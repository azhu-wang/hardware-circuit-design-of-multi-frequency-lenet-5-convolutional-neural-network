==> flow/design.v <==
module conv33 #(parameter BIT_WIDTH = 8, OUT_WIDTH = 32) (
    input clk,  
    input en,   
    input rst_n,  
    input signed[BIT_WIDTH-1:0] in1, in2, in3, in4, in5, in6, in7, in8, in9,
    input signed[BIT_WIDTH-1:0] w1, w2, w3, w4, w5, w6, w7, w8, w9,  
    input signed[BIT_WIDTH-1:0] bias,        
    output reg signed[OUT_WIDTH-1:0] convValue  
);
always @(posedge clk or negedge rst_n) begin
    if(!rst_n)begin
        convValue <= 0;
    end
    else 
    if (en) begin
        convValue <= ((( bias + in1 * w1) + (in2 * w2 + in3 * w3)) + 
                    ((in4 * w4 + in5 * w5) + (in6 * w6 + in7 * w7)) + 
                    (in8 * w8 + in9 * w9)) ;
        end
end
endmodule
Reports on conv33
The steps from the RTL of conv33 to its reports follow in flow order.
Lines are those of the file above, counted from 1.
Operators carry their Yosys type and port widths (W data, S select, Z words).
{ "setup": {"design": "conv33", "clk_port": "clk", "library": "sky130hd", "pvt_corner": "tt_025C_1v80"} }

Word-level counts
Source: Yosys, flattened and elaborated, memories not mapped. Widths are those after wreduce; folded enables and synchronous resets count as part of the registers. Registers that Yosys merges into a memory's read port (data or address) are not register bits. Print and check cells do not count. Equal cells are merged and count once.
{ "word_totals": {"in_bits": 155, "output_inout_bits": 32, "reg_bits": 32, "word_cells": 19} }
{ "op_classes": {"n_addsub": 9, "multipliers": 9} }
{ "ops": {"columns": ["op", "n"], "rows": [
  ["$mul A8 B8 Y16", 9],
  ["$add A16 B16 Y17", 4],
  ["$add A17 B17 Y18", 2],
  ["$add A19 B17 Y20", 1],
  ["$add A18 B18 Y19", 1],
  ["$add A8 B16 Y17", 1]
]} }

Logic depth
Depth = most cells in a row (Yosys ltp): at word level without a register or memory, in the mapped netlist without a sequential cell, where the memories' decode and read muxes count.
{ "depth": {"ltp_word": 5, "ABC_AREA": 0, "ltp_mapped": 29, "ltp_nobuf": 29} }

Mapped cells and area
Source: synth_stat.txt of the flow (Yosys; design flattened, memories mapped). It holds for the ABC_AREA given above (unset counts as 0); a run with the other value may have another netlist.
{ "types": {"columns": ["cell", "n", "type_area_um2"], "rows": [
  ["sky130_fd_sc_hd__fa_1", 805, 1.61E+04],
  ["sky130_fd_sc_hd__inv_1", 938, 3.52E+03],
  ["sky130_fd_sc_hd__ha_1", 185, 2314.72],
  ["sky130_fd_sc_hd__and2_1", 275, 1720.4],
  ["sky130_fd_sc_hd__nand2_1", 241, 904.618],
  ["sky130_fd_sc_hd__dfrtp_1", 20, 500.48],
  ["sky130_fd_sc_hd__nor2b_1", 37, 231.472],
  ["sky130_fd_sc_hd__xnor2_1", 21, 183.926],
  ["sky130_fd_sc_hd__nand2b_1", 26, 162.656],
  ["sky130_fd_sc_hd__mux2_2", 12, 135.13],
  ["sky130_fd_sc_hd__buf_4", 12, 90.086],
  ["sky130_fd_sc_hd__a21oi_1", 14, 70.067],
  ["sky130_fd_sc_hd__nor2_1", 18, 67.565],
  ["sky130_fd_sc_hd__o21ai_0", 13, 65.062],
  ["sky130_fd_sc_hd__xor2_1", 6, 52.55],
  ["sky130_fd_sc_hd__a21o_1", 4, 30.029],
  ["sky130_fd_sc_hd__o311ai_1", 3, 26.275],
  ["sky130_fd_sc_hd__nand3_1", 5, 25.024]
]} }
Not listed: further types 21, cells in them 34.
{ "mapped": {"cell_count": 2669, "ff_cells": 20, "mapped_area_um2": 26462.9, "buffers": 19, "sequential_area_um2": 500.5} }

Path before layout
Source: OpenSTA report_checks on the synthesized netlist (no wires, ideal clock, input and output delay 20% of the period each), path of least setup slack; recovery checks are left aside. Register names are those of the netlist, which keeps one name where synthesis merged equal registers.
{ "synth_timing": {"kind": "input-to-reg", "startpoint": "input port w1[1]", "endpoint": "register convValue[14]", "delay_ns": 7.124, "in_delay_ns": 2.560, "setup_ns": 0.125, "launch_ns": 2.560, "path_stages": 26, "tclk_ns": 12.8, "setup_slack_ns": 3.117, "arrival_ns": 9.559, "required_time_ns": 12.675, "path_buffers": 1, "synth_period_reached_ns": 9.683} }
"delay_ns" = arrival - input delay + setup time.
"path_stages": output pins that drive a net of the path, with the launching flip-flop's if there is one; two outputs of one cell count as two.
"synth_period_reached_ns" = period - worst setup slack (recovery checks aside). The figure is calculated, with input and output delays left at 20% of the set period.
The rows between start and end are the longest chain of elaborated cells between them; the timing report does not say that the signal goes this way. Where chains are equally long, one stands for them.
Each line given opens the expression or statement behind the cell; cells for indexed reads and writes are added by Yosys, which also makes memories of some case tables.
{ "synth_between": {"cell_sequence": "sky130_fd_sc_hd__clkbuf_1 > sky130_fd_sc_hd__nand2_1 > sky130_fd_sc_hd__fa_1 > sky130_fd_sc_hd__inv_1 > sky130_fd_sc_hd__fa_1 > sky130_fd_sc_hd__inv_1 > sky130_fd_sc_hd__fa_1 > sky130_fd_sc_hd__inv_1 > sky130_fd_sc_hd__fa_1 > sky130_fd_sc_hd__inv_1 > sky130_fd_sc_hd__fa_1 > sky130_fd_sc_hd__inv_1 > sky130_fd_sc_hd__fa_1 > sky130_fd_sc_hd__fa_1 > sky130_fd_sc_hd__fa_1 > sky130_fd_sc_hd__fa_1 > sky130_fd_sc_hd__inv_1 > sky130_fd_sc_hd__fa_1 > sky130_fd_sc_hd__inv_1 > sky130_fd_sc_hd__ha_1 > sky130_fd_sc_hd__or3_1 > sky130_fd_sc_hd__nor2_1 > sky130_fd_sc_hd__o21a_2 > sky130_fd_sc_hd__o311ai_1 > sky130_fd_sc_hd__xor2_1 > sky130_fd_sc_hd__mux2_2", "elab_chain_len": 5, "cells_between": 5, "lines_between": 1, "classes_between": "add/sub: 4; mul: 1"} }
{ "synth_rtl": {"columns": ["item", "line", "source"], "rows": [
  ["start: declaration", 6, "input signed[BIT_WIDTH-1:0] w1, w2, w3, w4, w5, w6, w7, w8, w9,"],
  ["$mul A8 B8 Y16", 16, "convValue <= ((( bias + in1 * w1) + (in2 * w2 + in3 * w3)) +"],
  ["$add A8 B16 Y17", 16, null],
  ["$add A17 B17 Y18", 16, null],
  ["$add A18 B18 Y19", 16, null],
  ["$add A19 B17 Y20", 16, null],
  ["end: assignment", 12, "convValue <= 0;"],
  ["end: assignment", 16, null],
  ["end: declaration", 8, "output reg signed[OUT_WIDTH-1:0] convValue"]
]} }

Worst path after layout
Path of least setup slack in the final report of run 2 (OpenROAD, finished layout, wires in). Where an end is a register, its clock arrival counts in the times.
{ "layout_timing": {"kind": "input-to-reg", "startpoint": "input port w3[5]", "endpoint": "register convValue[16]", "launch_ns": 1.28, "setup_slack_ns": -1.92, "required_time_ns": 6.56, "in_delay_ns": 1.28, "path_buffers": 3, "arrival_ns": 8.47, "tclk_ns": 6.42, "setup_ns": 0.11, "path_stages": 24} }
The rows between start and end are the longest chain of elaborated cells between them; the timing report does not say that the signal goes this way. Where chains are equally long, one stands for them.
{ "layout_between": {"cell_sequence": "sky130_fd_sc_hd__clkdlybuf4s15_2 > sky130_fd_sc_hd__and2_1 > sky130_fd_sc_hd__fa_1 > sky130_fd_sc_hd__inv_1 > sky130_fd_sc_hd__buf_4 > sky130_fd_sc_hd__fa_1 > sky130_fd_sc_hd__fa_2 > sky130_fd_sc_hd__buf_4 > sky130_fd_sc_hd__fa_1 > sky130_fd_sc_hd__inv_1 > sky130_fd_sc_hd__fa_1 > sky130_fd_sc_hd__fa_1 > sky130_fd_sc_hd__fa_1 > sky130_fd_sc_hd__fa_1 > sky130_fd_sc_hd__fa_1 > sky130_fd_sc_hd__inv_1 > sky130_fd_sc_hd__fa_1 > sky130_fd_sc_hd__inv_1 > sky130_fd_sc_hd__ha_4 > sky130_fd_sc_hd__nand3_1 > sky130_fd_sc_hd__a211o_1 > sky130_fd_sc_hd__o21ai_4 > sky130_fd_sc_hd__xor2_1 > sky130_fd_sc_hd__mux2_2", "elab_chain_len": 5, "cells_between": 5, "lines_between": 1, "classes_between": "add/sub: 4; mul: 1"} }
{ "layout_rtl": {"columns": ["item", "line", "source"], "rows": [
  ["start: declaration", 6, "input signed[BIT_WIDTH-1:0] w1, w2, w3, w4, w5, w6, w7, w8, w9,"],
  ["$mul A8 B8 Y16", 16, "convValue <= ((( bias + in1 * w1) + (in2 * w2 + in3 * w3)) +"],
  ["$add A16 B16 Y17", 16, null],
  ["$add A17 B17 Y18", 16, null],
  ["$add A18 B18 Y19", 16, null],
  ["$add A19 B17 Y20", 16, null],
  ["end: assignment", 12, "convValue <= 0;"],
  ["end: assignment", 16, null],
  ["end: declaration", 8, "output reg signed[OUT_WIDTH-1:0] convValue"]
]} }

Measured results for conv33: 2 stored runs of the Yosys and OpenROAD flow on sky130hd. The settings differ; the order carries no meaning. The constraints put input and output delay at 20% of the set period each and load the outputs with 0.01 pF.
"period reached" = clock period - worst setup slack. The figure is calculated, with input and output delays left at 20% of the set period.
"time on the worst setup path" means the part of the period allowed to the worst setup path (the constraints hold back 20% at inputs and 20% at outputs) less its slack; where the path has registers, the arrival times of their clocks count too.

==> run 1: settings <==
{ "period_ns": 7.1, "CORE_UTILIZATION": 59, "SETUP_SLACK_MARGIN": -0.59, "PLACE_DENSITY_LB_ADDON": 0.08, "CORE_ASPECT_RATIO": 0.54, "CELL_PAD_IN_SITES_DETAIL_PLACEMENT": 2, "GPL_TIMING_DRIVEN": 0, "CTS_CLUSTER_DIAMETER": 178, "MIN_ROUTING_LAYER": "met1", "MAX_ROUTING_LAYER": "met4", "CAP_MARGIN": 20, "CORE_MARGIN": 2, "SLEW_MARGIN": 20 }
==> run 1: results <==
did not finish, placement stopped with DPL-0033

==> run 2: settings <==
{ "period_ns": 6.42, "CAP_MARGIN": 20, "CORE_MARGIN": 2, "CORE_UTILIZATION": 40, "SLEW_MARGIN": 20 }
==> run 2: results <==
area of the die: 68230.7 sq um
standard-cell area after layout: 33228.1 sq um
setup slack of the critical path: -1.917 ns
area of the synthesized netlist: 26462.9 sq um
utilization after routing: 0.506
period reached: 8.337 ns
worst hold slack in the final report: 0.485 ns
total negative slack: -27.619 ns
time on the worst setup path: 7.05 ns
worst setup path kind: input-to-reg
