==> flow/design.v <==
module conv11 #(parameter BIT_WIDTH = 8, OUT_WIDTH = 32) (   
    input clk,  
    input en,   
    input rst_n,  
    input signed [BIT_WIDTH-1:0] in1, in2, in3, in4, in5, in6, in7, in8, in9, in10, in11, in12,  
    input signed [BIT_WIDTH-1:0] w1, w2, w3, w4, w5, w6, w7, w8, w9, w10, w11, w12,              
    input signed [BIT_WIDTH-1:0] bias,
    output reg signed[OUT_WIDTH-1:0] convValue  
);
always @(posedge clk or negedge rst_n) begin
    if(!rst_n)begin
        convValue <= 0;
    end
    else 
    if (en) begin
        convValue <= ((bias + (in1 * w1) + (in2 * w2)) + ((in3 * w3) + (in4 * w4))) + (((in5 * w5) + (in6 * w6)) + 
                    ((in7 * w7) + (in8 * w8))) + (((in9 * w9) + (in10 * w10)) + ((in11 * w11) + (in12 * w12))) ;
        end
end
endmodule
Reports on conv11
The steps from the RTL of conv11 to its reports follow in flow order.
Line numbers count from 1 in the design file above.
{"block": "design", "top": "conv11", "clock": "clk", "lib": "sky130hd", "pvt_corner": "tt_025C_1v80"}

After elaboration
Yosys after proc, flatten, opt, wreduce and memory -nomap, before mapping. Enables and synchronous resets that opt folds into registers are not counted as muxes. Memory bits, and registers merged into a memory's read port (data or address), are not among the register bits. Print and check cells are not counted. Equal cells are merged and count once.
{"block": "word_totals", "ff_bits": 32, "inputBits": 203, "output_inout_bits": 32, "word_cells": 25}
{"block": "classes", "addsub": 12, "mul": 12}
{"block": "ops", "cell": "8-bit by 8-bit multiplier with 16-bit output", "count": 12}
{"block": "ops", "cell": "16-bit by 16-bit adder with 17-bit output", "count": 5}
{"block": "ops", "cell": "17-bit by 17-bit adder with 18-bit output", "count": 2}
{"block": "ops", "cell": "20-bit by 18-bit adder with 21-bit output", "count": 1}
{"block": "ops", "cell": "19-bit by 18-bit adder with 20-bit output", "count": 1}
{"block": "ops", "cell": "18-bit by 17-bit adder with 19-bit output", "count": 1}
{"block": "ops", "cell": "17-bit by 16-bit adder with 18-bit output", "count": 1}
{"block": "ops", "cell": "8-bit by 16-bit adder with 17-bit output", "count": 1}

Depth
Depth = most cells in a row (Yosys ltp): at word level without a register or memory, in the mapped netlist without a sequential cell, where the memories' decode and read muxes count.
{"block": "depth", "ltp_word": 6, "ABC_AREA": 0, "mapped_depth": 32, "mapped_depth_nobuf": 31}

Mapped cells and area
Yosys stat after the flow's synthesis: flattened, memories mapped to cells. It holds for the ABC_AREA given above (unset counts as 0); a run with the other value may have another netlist.
{"block": "by_type", "type": "sky130_fd_sc_hd__fa_1", "count": 1090, "type_area_um2": 2.18E+04}
{"block": "by_type", "type": "sky130_fd_sc_hd__inv_1", "count": 1184, "type_area_um2": 4.44E+03}
{"block": "by_type", "type": "sky130_fd_sc_hd__ha_1", "count": 252, "type_area_um2": 3.15E+03}
{"block": "by_type", "type": "sky130_fd_sc_hd__and2_1", "count": 445, "type_area_um2": 2783.92}
{"block": "by_type", "type": "sky130_fd_sc_hd__nand2_1", "count": 233, "type_area_um2": 874.589}
{"block": "by_type", "type": "sky130_fd_sc_hd__dfrtp_1", "count": 21, "type_area_um2": 525.504}
{"block": "by_type", "type": "sky130_fd_sc_hd__nand2b_1", "count": 41, "type_area_um2": 256.496}
{"block": "by_type", "type": "sky130_fd_sc_hd__nor2b_1", "count": 41, "type_area_um2": 256.496}
{"block": "by_type", "type": "sky130_fd_sc_hd__xnor2_1", "count": 28, "type_area_um2": 245.235}
{"block": "by_type", "type": "sky130_fd_sc_hd__mux2_2", "count": 16, "type_area_um2": 180.173}
{"block": "by_type", "type": "sky130_fd_sc_hd__nor2_1", "count": 28, "type_area_um2": 105.101}
{"block": "by_type", "type": "sky130_fd_sc_hd__a21oi_1", "count": 18, "type_area_um2": 90.086}
{"block": "by_type", "type": "sky130_fd_sc_hd__buf_4", "count": 11, "type_area_um2": 82.579}
{"block": "by_type", "type": "sky130_fd_sc_hd__o21ai_0", "count": 8, "type_area_um2": 40.038}
{"block": "by_type", "type": "sky130_fd_sc_hd__a21o_1", "count": 4, "type_area_um2": 30.029}
{"block": "by_type", "type": "sky130_fd_sc_hd__xor2_1", "count": 3, "type_area_um2": 26.275}
{"block": "by_type", "type": "sky130_fd_sc_hd__clkbuf_1", "count": 6, "type_area_um2": 22.522}
{"block": "by_type", "type": "sky130_fd_sc_hd__o211ai_1", "count": 3, "type_area_um2": 22.522}
Not listed: further types 20, cells in them 26.
{"block": "synth_totals", "stdcells": 3458, "synth_area_um2": 35168.7, "seqArea_um2": 525.5, "flip_flops": 21, "buffers": 17}

Timing after synthesis
Source: OpenSTA report_checks on the synthesized netlist (no wires, ideal clock, input and output delay 20% of the period each), path of least setup slack; recovery checks are left aside. Register names are those of the netlist, which keeps one name where synthesis merged equal registers.
{"block": "synth_timing", "path_type": "input to register", "startpoint": "input port in2[7]", "endpoint": "register convValue[16]", "tclk_ns": 11.4, "input_delay_ns": 2.280, "setup_time_ns": 0.125, "launch_ns": 2.280, "arrival_time_ns": 9.747, "required_time_ns": 11.275, "path_slack_ns": 1.528, "path_delay_ns": 7.592, "driving_pins": 27, "path_buffers": 0, "synth_period_reached_ns": 9.872}
"path_delay_ns" = arrival - input delay + setup time.
"driving_pins": output pins that drive a net of the path, with the launching flip-flop's if there is one; two outputs of one cell count as two.
"synth_period_reached_ns" is the clock period less the worst setup slack; recovery checks do not enter. This is arithmetic on one report: input and output delays are still those of the set period (20% each).
The rows between start and end are the longest chain of elaborated cells between them; the timing report does not say that the signal goes this way. Where chains are equally long, one stands for them.
A line is the first line of the expression or statement that the cell stems from. Yosys adds cells for indexed reads and writes and turns some case tables into memories.
{"block": "synth_between", "cell_sequence": "sky130_fd_sc_hd__nand2_1 -> sky130_fd_sc_hd__inv_1 -> sky130_fd_sc_hd__fa_1 -> sky130_fd_sc_hd__fa_1 -> sky130_fd_sc_hd__inv_1 -> sky130_fd_sc_hd__fa_1 -> sky130_fd_sc_hd__fa_1 -> sky130_fd_sc_hd__inv_1 -> sky130_fd_sc_hd__fa_1 -> sky130_fd_sc_hd__inv_1 -> sky130_fd_sc_hd__fa_1 -> sky130_fd_sc_hd__fa_1 -> sky130_fd_sc_hd__inv_1 -> sky130_fd_sc_hd__fa_1 -> sky130_fd_sc_hd__fa_1 -> sky130_fd_sc_hd__fa_1 -> sky130_fd_sc_hd__inv_1 -> sky130_fd_sc_hd__fa_1 -> sky130_fd_sc_hd__inv_1 -> sky130_fd_sc_hd__ha_1 -> sky130_fd_sc_hd__a21o_1 -> sky130_fd_sc_hd__nor3_1 -> sky130_fd_sc_hd__a22o_1 -> sky130_fd_sc_hd__o31ai_2 -> sky130_fd_sc_hd__a21oi_2 -> sky130_fd_sc_hd__xnor2_1 -> sky130_fd_sc_hd__mux2_2", "elab_chain_cells": 5, "cone_cells": 5, "cone_lines": 1, "cone_classes": "add/sub (4); mul (1)"}
{"block": "synth_rtl", "element": "start, declared", "line_no": 5, "source": "input signed [BIT_WIDTH-1:0] in1, in2, in3, in4, in5, in6, in7, in8, in9, in10, in11, in12,"}
{"block": "synth_rtl", "element": "8-bit by 8-bit multiplier with 16-bit output", "line_no": 16, "source": "convValue <= ((bias + (in1 * w1) + (in2 * w2)) + ((in3 * w3) + (in4 * w4))) + (((in5 * w5) + (in6 * w6)) +"}
{"block": "synth_rtl", "element": "17-bit by 16-bit adder with 18-bit output", "line_no": 16}
{"block": "synth_rtl", "element": "18-bit by 17-bit adder with 19-bit output", "line_no": 16}
{"block": "synth_rtl", "element": "19-bit by 18-bit adder with 20-bit output", "line_no": 16}
{"block": "synth_rtl", "element": "20-bit by 18-bit adder with 21-bit output", "line_no": 16}
{"block": "synth_rtl", "element": "end, assigned", "line_no": 12, "source": "convValue <= 0;"}
{"block": "synth_rtl", "element": "end, assigned", "line_no": 16}
{"block": "synth_rtl", "element": "end, declared", "line_no": 8, "source": "output reg signed[OUT_WIDTH-1:0] convValue"}

Path in the finished layout
Path of least setup slack in the final report of flow run 2 (OpenROAD, finished layout, wires in). Where an end is a register, its clock arrival counts in the times.
{"block": "layout_timing", "path_type": "input to register", "startpoint": "input port w2[4]", "endpoint": "register convValue[16]", "tclk_ns": 7.63, "input_delay_ns": 1.53, "setup_time_ns": 0.11, "launch_ns": 1.53, "arrival_time_ns": 9.39, "required_time_ns": 7.77, "path_slack_ns": -1.61, "driving_pins": 29, "path_buffers": 2}
The rows between start and end are the longest chain of elaborated cells between them; the timing report does not say that the signal goes this way. Where chains are equally long, one stands for them.
{"block": "layout_between", "cell_sequence": "sky130_fd_sc_hd__clkbuf_4 -> sky130_fd_sc_hd__and2_4 -> sky130_fd_sc_hd__inv_1 -> sky130_fd_sc_hd__fa_2 -> sky130_fd_sc_hd__inv_2 -> sky130_fd_sc_hd__fa_1 -> sky130_fd_sc_hd__inv_1 -> sky130_fd_sc_hd__fa_1 -> sky130_fd_sc_hd__fa_1 -> sky130_fd_sc_hd__inv_2 -> sky130_fd_sc_hd__fa_1 -> sky130_fd_sc_hd__inv_2 -> sky130_fd_sc_hd__fa_2 -> sky130_fd_sc_hd__fa_1 -> sky130_fd_sc_hd__inv_1 -> sky130_fd_sc_hd__fa_2 -> sky130_fd_sc_hd__fa_1 -> sky130_fd_sc_hd__fa_1 -> sky130_fd_sc_hd__inv_1 -> sky130_fd_sc_hd__fa_1 -> sky130_fd_sc_hd__inv_2 -> sky130_fd_sc_hd__ha_4 -> sky130_fd_sc_hd__a21o_1 -> sky130_fd_sc_hd__buf_6 -> sky130_fd_sc_hd__nor3b_4 -> sky130_fd_sc_hd__o31ai_2 -> sky130_fd_sc_hd__a21oi_2 -> sky130_fd_sc_hd__xnor2_1 -> sky130_fd_sc_hd__mux2_4", "elab_chain_cells": 5, "cone_cells": 5, "cone_lines": 1, "cone_classes": "add/sub (4); mul (1)"}
{"block": "layout_rtl", "element": "start, declared", "line_no": 6, "source": "input signed [BIT_WIDTH-1:0] w1, w2, w3, w4, w5, w6, w7, w8, w9, w10, w11, w12,"}
{"block": "layout_rtl", "element": "8-bit by 8-bit multiplier with 16-bit output", "line_no": 16, "source": "convValue <= ((bias + (in1 * w1) + (in2 * w2)) + ((in3 * w3) + (in4 * w4))) + (((in5 * w5) + (in6 * w6)) +"}
{"block": "layout_rtl", "element": "17-bit by 16-bit adder with 18-bit output", "line_no": 16}
{"block": "layout_rtl", "element": "18-bit by 17-bit adder with 19-bit output", "line_no": 16}
{"block": "layout_rtl", "element": "19-bit by 18-bit adder with 20-bit output", "line_no": 16}
{"block": "layout_rtl", "element": "20-bit by 18-bit adder with 21-bit output", "line_no": 16}
{"block": "layout_rtl", "element": "end, assigned", "line_no": 12, "source": "convValue <= 0;"}
{"block": "layout_rtl", "element": "end, assigned", "line_no": 16}
{"block": "layout_rtl", "element": "end, declared", "line_no": 8, "source": "output reg signed[OUT_WIDTH-1:0] convValue"}

Appendix: measured runs

Stored flow runs of conv11 (2 of them; Yosys, OpenROAD, sky130hd). They differ in their settings and are not a sequence. Constraints: input delay and output delay 20% of the set period each, output load 0.01 pF.
"achieved_period_ns" = clock period - worst setup slack. The figure is calculated, with input and output delays left at 20% of the set period.
"worst_path_time_ns" = time allowed to the worst setup path (clock period - input delay - output delay, where it has them) - its slack; a late launch clock adds to it, a late capture clock takes from it.

Flow run 1
==> flow/run.sh <==
#!/bin/bash
# the make line also repeats the synthesis and layout settings of config.mk as NAME=value (left out here)
make -C /OpenROAD-flow-scripts/flow DESIGN_CONFIG=/design/flow/config.mk WORK_HOME=/design/flow/orfs CLKGATE_MAP_FILE= finish
==> flow/config.mk <==
export PLATFORM = sky130hd
export DESIGN_NAME = conv11
export DESIGN_NICKNAME = conv11
export VERILOG_FILES = /design/flow/design.v
export SDC_FILE = /design/flow/constraint.sdc
export NUM_CORES = 4
export LEC_CHECK = 0
export CAP_MARGIN = 20
export CORE_MARGIN = 6
export CORE_UTILIZATION = 69
export MAX_ROUTING_LAYER = met4
export MIN_ROUTING_LAYER = met2
export PLACE_DENSITY = 0.52
export SETUP_SLACK_MARGIN = -0.58
export SLEW_MARGIN = 35
==> flow/constraint.sdc <==
create_clock -name core_clock -period 6.12 [get_ports {clk}]
set_input_delay 1.2240 -clock core_clock [delete_from_list [all_inputs] [get_ports {clk}]]
set_output_delay 1.2240 -clock core_clock [all_outputs]
set_load 0.01 [all_outputs]

==> results of flow run 1, as JSON <==
{
  "outcome": "no results, routing failed with GRT-0232"
}

Flow run 2
==> flow/run.sh <==
#!/bin/bash
# the make line also repeats the synthesis and layout settings of config.mk as NAME=value (left out here)
make -C /OpenROAD-flow-scripts/flow DESIGN_CONFIG=/design/flow/config.mk WORK_HOME=/design/flow/orfs CLKGATE_MAP_FILE= finish
==> flow/config.mk <==
export PLATFORM = sky130hd
export DESIGN_NAME = conv11
export DESIGN_NICKNAME = conv11
export VERILOG_FILES = /design/flow/design.v
export SDC_FILE = /design/flow/constraint.sdc
export NUM_CORES = 4
export LEC_CHECK = 0
export CAP_MARGIN = 20
export CORE_MARGIN = 2
export CORE_UTILIZATION = 40
export SLEW_MARGIN = 20
==> flow/constraint.sdc <==
create_clock -name core_clock -period 7.63 [get_ports {clk}]
set_input_delay 1.5260 -clock core_clock [delete_from_list [all_inputs] [get_ports {clk}]]
set_output_delay 1.5260 -clock core_clock [all_outputs]
set_load 0.01 [all_outputs]

==> results of flow run 2, as JSON <==
{
  "yosys_chip_area_um2": 35168.7,
  "final_die_area_um2": 90309.3,
  "finish.utilization_pct": 50.0,
  "final_setup_ws_ns": -1.614,
  "fin_tns_ns": -21.321,
  "achieved_period_ns": 9.244,
  "worst_path_time_ns": 7.72,
  "critical_path_kind": "input to register"
}
